==> flow/design.v <==
`timescale 1ns / 100ps
module cordic_2taylor (
input clk,
input reset,
input signed [15:0] ang,
input signed [15:0] xin,
input signed [15:0] yin,
output signed [15:0] Xout,
output signed [15:0] Yout);
wire signed [15:0] x1, y1, theta1;           
wire signed [15:0] x2, y2, theta2;           
wire signed [15:0] x3, y3, theta3;           
    stage_1 S1(xin,yin,ang,clk,reset,x1,y1,theta1);
    stage_23 S2(x1,y1,theta1,clk,reset,x2,y2,theta2);
    stage_45 S3(x2,y2,theta2,clk,reset,x3,y3,theta3);
    last_stage S4(x3,y3,theta3,clk,reset,Xout,Yout);
endmodule
module cos_h(
    input signed [15:0] r,
    output signed [15:0] r_o
    );
    wire signed [15:0] a,b,c,d;
  assign a = r + (r >>> 2);
  assign b = r + (a >>> 2);
  assign c = b >>> 9;
  assign d = r + (r >>> 3);
  assign r_o = c+d;
endmodule
module cosh_23(
    input signed [15:0] ri,
    input sel,
    output signed [15:0] ro
    );
    wire signed [15:0] a,b,c,d;
    assign a = ri >>>7;
    assign b = (ri >>> 8)+ ri;
    assign c = b >>> 5;
    assign d = sel? c:b;
    assign ro = d + ri;
endmodule
module cosh_45(
    input signed [15:0] rin,
    input s,
    output signed [15:0] rout    
    );
    wire signed [15:0] a,b,c;
    assign a = rin >>> 11;
    assign b = rin >>> 9;
    assign c = s? b:a;
    assign rout = rin + c;
endmodule
module last_stage(
    input signed [15:0] x3,
    input signed [15:0] y3,
    input signed [15:0] ang3,
    input clk,
    input reset,
    output reg signed [15:0] xf,
    output reg signed [15:0] yf
    );
    wire signed [15:0] abs_theta,w1,w2,w3,w4,w5,w6;
    assign abs_theta = ang3[15] ? (~ang3 + 1'b1) : ang3;
    wire [3:0] k;
    assign k = abs_theta[15:12] + abs_theta[11];
    assign w1 = y3 >>> 9;
    assign w2 = x3 >>> 9;
    assign w3 = k*w1;
    assign w4 = k*w2;
    always @(posedge clk, posedge reset)
    begin
       if (reset)
         begin
         xf <= 16'b0000000000000000;
         yf <= 16'b0000000000000000;
         end
       else 
          begin
               if (ang3[15])
                 begin
                 xf <= x3 + w3;
                 yf <= y3 + w4;
                 end
               else 
                 begin
                 xf <= x3 - w3;
                 yf <= y3 - w4;
                 end
          end
    end
endmodule
module sin_h(
    input signed [15:0] r_in,
    output signed [15:0] r_out
    );
     wire signed [15:0] a,b,c,d;
     assign a = r_in + (r_in >>> 2);
     assign b = (a >>> 4)+(r_in >>> 6);
     assign c = b+a; 
     assign d = (c >>> 5)+(r_in);
     assign r_out = d >>>1;     
endmodule
module sinh_23(
    input signed [15:0] rin,
    input S,
    output signed [15:0] rout
    );
     wire signed [15:0] a,b,c,d,e;
     assign a = (rin >>> 4)+ rin;
     assign b = rin + (rin >>> 9);
     assign c = b + (a >>> 7);
     assign d = c >>> 2;
     assign e = b >>> 3;
     assign rout = S? d:e;
endmodule
module sinh_45(
    input signed [15:0] rin,
    input s,
    output signed [15:0] rout    
    );
    wire signed [15:0] a,b,c;
    assign a = rin >>> 4;
    assign b = rin >>> 5;
    assign c = s? a:b;
    assign rout = c;
endmodule
module stage_1(
    input signed [15:0] x_in,
    input signed [15:0] y_in,
    input signed [15:0] ang_in,
    input clk,
    input reset,
    output reg signed [15:0] x_out,
    output reg signed [15:0] y_out,
    output reg signed [15:0] ang_out
    );
    wire signed [15:0] p,q,u,v,abs_theta;
    assign abs_theta = ang_in[15] ? (~ang_in + 1'b1) : ang_in;
    reg signed [15:0] r,s,w,x,z,k; 
    sin_h S1(.r_in(y_in), .r_out(q));
    sin_h S2(.r_in(x_in), .r_out(u));
    cos_h C1(.r(x_in), .r_o(p));
    cos_h C2(.r(y_in), .r_o(v));
    always @(posedge clk, posedge reset)
    begin
    if(reset)
      begin
      x_out <= 16'b0000000000000000;
      y_out <= 16'b0000000000000000;
      ang_out <= 16'b0000000000000000;
      end
    else
    begin
      if (abs_theta <= 16'b0001000000000000)
         begin
         x_out <= x_in;
         y_out <= y_in;
         ang_out <= ang_in;
         end
      else 
         begin
         case(ang_in[15])
         1'b0: begin 
              x_out <= p+q; 
              y_out <= u+v; 
              ang_out <= ang_in - 16'b0010000000000000; 
              end
         1'b1: begin 
              x_out <= p-q; 
              y_out <= v-u; 
              ang_out <= ang_in + 16'b0010000000000000; 
              end
          endcase
         end
  end
end
endmodule
module stage_23(
    input signed [15:0] x_pr,
    input signed [15:0] y_pr,
    input signed [15:0] ang_pr,
    input clk,
    input reset,
    output reg signed [15:0] sx2_op,
    output reg signed [15:0] sy2_op,
    output reg signed [15:0] sa2_op
    );
  wire signed [15:0] abs_theta,o1,o2,o3,o4,w1,w2,w3,w4;
  assign abs_theta = ang_pr[15] ? (~ang_pr + 1'b1) : ang_pr;
  wire sel23;
  assign sel23 = (abs_theta > 16'b0000110000000000)?1'b1:1'b0;
  sinh_23 S1(.rin(x_pr),.S(sel23),.rout(o1));
  sinh_23 S2(.rin(y_pr),.S(sel23),.rout(o2));
  cosh_23 C1(.ri(x_pr),.sel(sel23),.ro(o3));
  cosh_23 C2(.ri(y_pr),.sel(sel23),.ro(o4)); 
always @(posedge clk, posedge reset)
begin
  if(reset)
      begin
      sx2_op <= 16'b0000000000000000;
      sy2_op<= 16'b0000000000000000;
      sa2_op <= 16'b0000000000000000;
      end
  else 
     begin
     if (abs_theta > 16'b0000110000000000 | abs_theta <= 16'b0000010000000000)
      begin
      sx2_op <= x_pr;
      sy2_op <= y_pr;
      sa2_op <= ang_pr;
      end
  else
      begin
         if(ang_pr[15])
          begin
          sx2_op <= o3 - o2;
          sy2_op <= o4 - o1;
          sa2_op <= sel23? (ang_pr + 16'b0001000000000000) : (ang_pr + 16'b0000100000000000);
          end
         else
          begin
          sx2_op <= o3 + o2;
          sy2_op <= o4 + o1;
          sa2_op <= sel23? (ang_pr - 16'b0001000000000000) : (ang_pr - 16'b0000100000000000);
          end
      end 
    end
end
endmodule  
module stage_45(
    input signed [15:0] sx2_op,
    input signed [15:0] sy2_op,
    input signed [15:0] sa2_op,
    input clk,
    input reset,
    output reg signed [15:0] x_nxt,
    output reg signed [15:0] y_nxt,
    output reg signed [15:0] ang_nxt
    );
    wire signed [15:0] o5,o6,o7,o8,w5,w6,w7,w8,abs_theta2;
    wire sel45;
    assign abs_theta2 = sa2_op[15] ? (~sa2_op + 1'b1) : sa2_op;
    assign sel45 = (abs_theta2 > 16'b0000001100000000)? 1'b1:1'b0;
sinh_45 S3(.rin(sx2_op),.s(sel45),.rout(o5));
sinh_45 S4(.rin(sy2_op),.s(sel45),.rout(o6));
cosh_45 C3(.rin(sx2_op),.s(sel45),.rout(o7));
cosh_45 C4(.rin(sy2_op),.s(sel45),.rout(o8));
always @(posedge clk, posedge reset)
begin
   if(reset)
      begin
      x_nxt <= 16'b0000000000000000;
      y_nxt <= 16'b0000000000000000;
      ang_nxt <= 16'b0000000000000000;
      end
   else
      begin
         if(abs_theta2 <= 16'b0000000100000000)
             begin
             x_nxt <= sx2_op;
             y_nxt <= sy2_op;
             ang_nxt <= sa2_op;
             end 
         else
             begin
             if(sa2_op[15])
                begin
                x_nxt <= o7 - o5;
                y_nxt <= o8 - o6;
                ang_nxt <= sel45? (sa2_op + 16'b0000010000000000) : (sa2_op + 16'b0000001000000000);
                end
             else
                begin
                x_nxt <= o7 + o5;
                y_nxt <= o8 + o6;
                ang_nxt <= sel45? (sa2_op - 16'b0000010000000000) : (sa2_op - 16'b0000001000000000);
                end
             end
      end
end
endmodule
Step by step through the tools: cordic_2taylor
The steps from the RTL of cordic_2taylor to its reports follow in flow order.
Lines are those of the file above, counted from 1.
Operators: Yosys type, input widths -> output width; for muxes data width and select width s.
Cell names lack the library's common part.
Not given: n/a

inputs
  design top = cordic_2taylor
  clock = clk
  library = sky130hd
  corner = tt_025C_1v80

Elaborated design
Yosys after proc, flatten, opt, wreduce and memory -nomap, before mapping. Enables and synchronous resets that opt folds into registers are not counted as muxes. Memory bits, and registers merged into a memory's read port (data or address), are not among the register bits. Print and check cells are not counted. Equal cells are merged and count once.

bit counts
  flip-flop bits (word level) = 176
  bits in latches = 0
  memory bits (writable) = 0
  ROM bits = 0
  word width x clocked read ports = 0
  memories = 0
  bits of input ports = 50
  output and inout bits = 32
  elaborated cells = 119

cells by class
  $add $sub $neg = 57
  multiply operators = 2
  divide/modulo/power cells = 0
  $lt $le $gt $ge = 5
  equal/unequal tests = 0
  shift operators = 0
  mux-type cells = 38
  bitwise gates (word level) = 6
  reductions and logical operators = 0

operators with widths
  operator                count
  $mux 16                 27
  $mul 4x16->16           2
  $add 16x16->16          6
  $pmux 16 s2             3
  $add 16x1->16 const B   4
  $add 16x14->16          4
  $sub 16x16->16          4
  $add 16x7->16           4
  $not 16->16             4
  $add 11x16->16          2
  $add 12x16->16          2
  $add 13x16->16          2
  $add 16x12->16          2
  $sub 16x12->16          2
  $add 16x13->16          2
  $sub 16x15->16          2
  $add 16x9->16           2
  $add 7x16->16           2
  $add 8x16->16           2
  $mux 15                 2
  $add 12x10->13          2
  $mux 11                 2
  $add 15x16->16          1
  $add 16x10->16 const B  1
  $sub 16x10->16 const B  1
  $gt 16x10->1 const B    1
  $add 16x11->16 const B  1
  $sub 16x11->16 const B  1

Other operator kinds: 16; their cells: 18.

Logic depth
Yosys ltp: most cells in a row. Word level: on the elaborated netlist, between registers, memories and ports. Mapped: between sequential cells and ports; inverters and the memories' decode and read muxes count.

logic depth
  depth in word-level cells = 10
  ABC_AREA = 0
  gate-level depth with buffers = 43
  mapped depth without buffers = 43

After synthesis
The flow's flattened synthesis, as Yosys stat reports it; memories are mapped. The netlist is that of the ABC_AREA named above (0 if unset); the other value can give another one.
The area totals of this step are shown rounded.

mapped netlist
  cell count = 4147
  cell area after synthesis = 32300 um^2
  sequential area = 4404 um^2
  flip-flops = 176
  buffers = 107

cell types
  type      count  total area (um^2)
  ha_1      471    5.89E+03
  dfrtp_1   176    4.4E+03
  fa_1      113    2262.17
  xnor2_1   258    2.26E+03
  nand2_1   393    1.48E+03
  o21ai_0   294    1.47E+03
  inv_1     377    1.42E+03
  a21oi_1   264    1.32E+03
  xor2_1    141    1.23E+03
  nor2_1    315    1.18E+03
  a21o_1    99     743.213
  nor3_1    124    620.595
  or3_1     65     406.64
  o21a_1    52     390.374
  nand2b_1  60     375.36
  nand3_1   69     345.331
  o21bai_1  43     322.81
  a21boi_0  41     307.795

Other cell types: 83; their cells: 792.
The figures by module come from a second, unflattened synthesis with its own total; it is not the netlist above.

unflattened totals
  cell total of the unflattened synthesis = 4155
  area total of the unflattened synthesis = 34550 um^2

Rows give one instance, submodules left out.

modules
  module          instances  cells  area (um^2)  seq. area (um^2)
  last_stage      1          572    4976         800.8
  stage_45        1          501    4192         1201
  stage_23        1          468    4168         1201
  stage_1         1          448    4133         1201
  sin_h           2          251    2029         0.0
  cos_h           2          238    1972         0.0
  sinh_23         2          239    1838         0.0
  cosh_23         2          204    1538         0.0
  cosh_45         2          134    952.2        0.0
  sinh_45         2          17     210.2        0.0
  cordic_2taylor  1          0      0.0          0.0

Worst setup path after synthesis
OpenSTA on the mapped netlist: ideal clock, no wires. The path of least setup slack (recovery checks aside). Input and output delay are each 20% of the period. Register names are those of the netlist, which keeps one name where synthesis merged equal registers.

timing path after synthesis
  path kind = input -> register
  start point = input xin[0]
  end point = register S1.x_out[15]
  clock period = 16900 ps
  external input delay = 3380 ps
  library setup time = 125 ps
  launch time at the first pin = 3380 ps
  data arrival time = 11398 ps
  data required time = 16775 ps
  slack = 5377 ps
  delay of the path = 8143 ps
  stages = 38
  buffers on the path = 0
  synthesis period reached = 11523 ps

"delay of the path" is the arrival time less input delay plus setup time.
"stages" counts driving pins, that of a launching flip-flop among them; a cell with two outputs on the path counts twice.
"synthesis period reached" = period - worst setup slack (recovery checks aside). The figure is calculated, with input and output delays left at 20% of the set period.
The rows between start and end are the longest chain of elaborated cells between them; the timing report does not say that the signal goes this way. Where chains are equally long, one stands for them.
A line is the first line of the expression or statement that the cell stems from. Yosys adds cells for indexed reads and writes and turns some case tables into memories.
At most two assigning lines are given for a register; there are more.

between the ends, after synthesis
  cell sequence = ha_1 inv_1 fa_1 nor2b_1 o21ai_0 a21boi_0 o21ai_0 a21oi_1 o21ai_0 a21oi_1 nand2b_1 inv_1 ha_1 o211a_1 a2111oi_0 a2111oi_0 a211o_1 o211a_1 (+2 left out) xor2_1 fa_1 inv_1 ha_1 inv_1 o21bai_1 a21oi_1 o21bai_1 a21oi_1 o21ai_0 or4b_2 nand3_1 ha_1 a21oi_1 o21ai_0 xnor3_1 xnor2_1 mux2_2
  length of the longest elaborated chain = 6
  elaborated cells between the ends (all ways) = 8
  those cells by class = 6 x add/sub; 2 x mux

RTL lines, path after synthesis
  what             line  text
  start, declared  6     input signed [15:0] xin,
  $add 16x14->16   23    assign a = r + (r >>> 2);
  $add 16x14->16   24    assign b = r + (a >>> 2);
  $add 7x16->16    27    assign r_o = c+d;
  $sub 16x15->16   168   x_out <= p-q;
  $pmux 16 s2      161   case(ang_in[15])
  $mux 16          153   if (abs_theta <= 16'b0001000000000000)
  end, assigned    155   x_out <= x_in;
  end, assigned    163   x_out <= p+q;
  end, declared    132   output reg signed [15:0] x_out,

Timing after layout
Path of least setup slack in the final report of job 1 (OpenROAD, finished layout, wires in). Where an end is a register, its clock arrival counts in the times.
The report prints the path's times to 10 ps; the period is as set.

timing path after layout
  path kind = input -> register
  start point = input xin[1]
  end point = register S1.y_out[12]
  clock period = 6910 ps
  external input delay = 1380 ps
  library setup time = 130 ps
  launch time at the first pin = 1380 ps
  data arrival time = 9410 ps
  data required time = 7290 ps
  slack = -2110 ps
  stages = 39
  buffers on the path = 6

The rows between start and end are the longest chain of elaborated cells between them; the timing report does not say that the signal goes this way. Where chains are equally long, one stands for them.
At most two assigning lines are given for a register; there are more.

between the ends, after layout
  cell sequence = clkdlybuf4s15_2 buf_4 ha_1 a211oi_1 o311a_1 nor2_1 nor2_1 xnor2_1 inv_1 fa_1 inv_1 ha_1 and4b_1 a221oi_4 buf_4 and2b_2 o21ai_2 a21oi_2 (+3 left out) o21a_1 or3_4 a221oi_4 buf_4 and2_4 a21oi_2 xor2_1 ha_1 buf_6 inv_4 a21oi_4 o21ai_2 a21oi_2 o31a_1 buf_6 o21a_1 o21a_1 o31ai_2
  length of the longest elaborated chain = 7
  elaborated cells between the ends (all ways) = 8
  those cells by class = 6 x add/sub; 2 x mux

RTL lines, path after layout
  what             line  text
  start, declared  6     input signed [15:0] xin,
  $add 16x14->16   96    assign a = r_in + (r_in >>> 2);
  $add 12x10->13   97    assign b = (a >>> 4)+(r_in >>> 6);
  $add 13x16->16   98    assign c = b+a;
  $add 11x16->16   99    assign d = (c >>> 5)+(r_in);
  $sub 16x15->16   169   y_out <= v-u;
  $pmux 16 s2      161   case(ang_in[15])
  $mux 16          153   if (abs_theta <= 16'b0001000000000000)
  end, assigned    156   y_out <= y_in;
  end, assigned    164   y_out <= u+v;
  end, declared    133   output reg signed [15:0] y_out,

Design cordic_2taylor on sky130hd. What follows are 2 stored runs of the flow, each under its own settings; their order means nothing. The constraints put input and output delay at 20% of the set period each and load the outputs with 0.01 pF.
"critical path time": the worst setup path's part of the clock period (all of it between registers, 20% less for each end at a port) less its slack. A launch clock that arrives late makes it longer, a capture clock that arrives late makes it shorter.
"critical path time" is given in steps of 10 ps.
Measured values are rounded.
Settings: - = not set for that run.
A result given as - is not shown for that run.

name                                       job 1              job 2
period_ns                                  6.91               10.3
CORE_UTILIZATION                           64                 56
CORE_MARGIN                                9                  2
CTS_CLUSTER_SIZE                           66                 79
CAP_MARGIN                                 5                  20
SLEW_MARGIN                                20                 15
PLACE_DENSITY_LB_ADDON                     -                  0.18
CELL_PAD_IN_SITES_DETAIL_PLACEMENT         -                  2
TNS_END_PERCENT                            -                  10
GPL_ROUTABILITY_DRIVEN                     -                  1
MIN_ROUTING_LAYER                          -                  met2
final utilization                          0.865              -
worst hold slack in the final report (ps)  463                -
critical path time (ps)                    7640               -
kind of the worst setup path               input -> register  -
total negative slack (ps)                  -32960             -
synthesized cell area (um^2)               32300              -
standard-cell area after layout (um^2)     42700              -
worst setup slack after layout (ps)        -2112              -
die footprint (um^2)                       58890              -

Job 2: unfinished; error DPL-0033 in placement
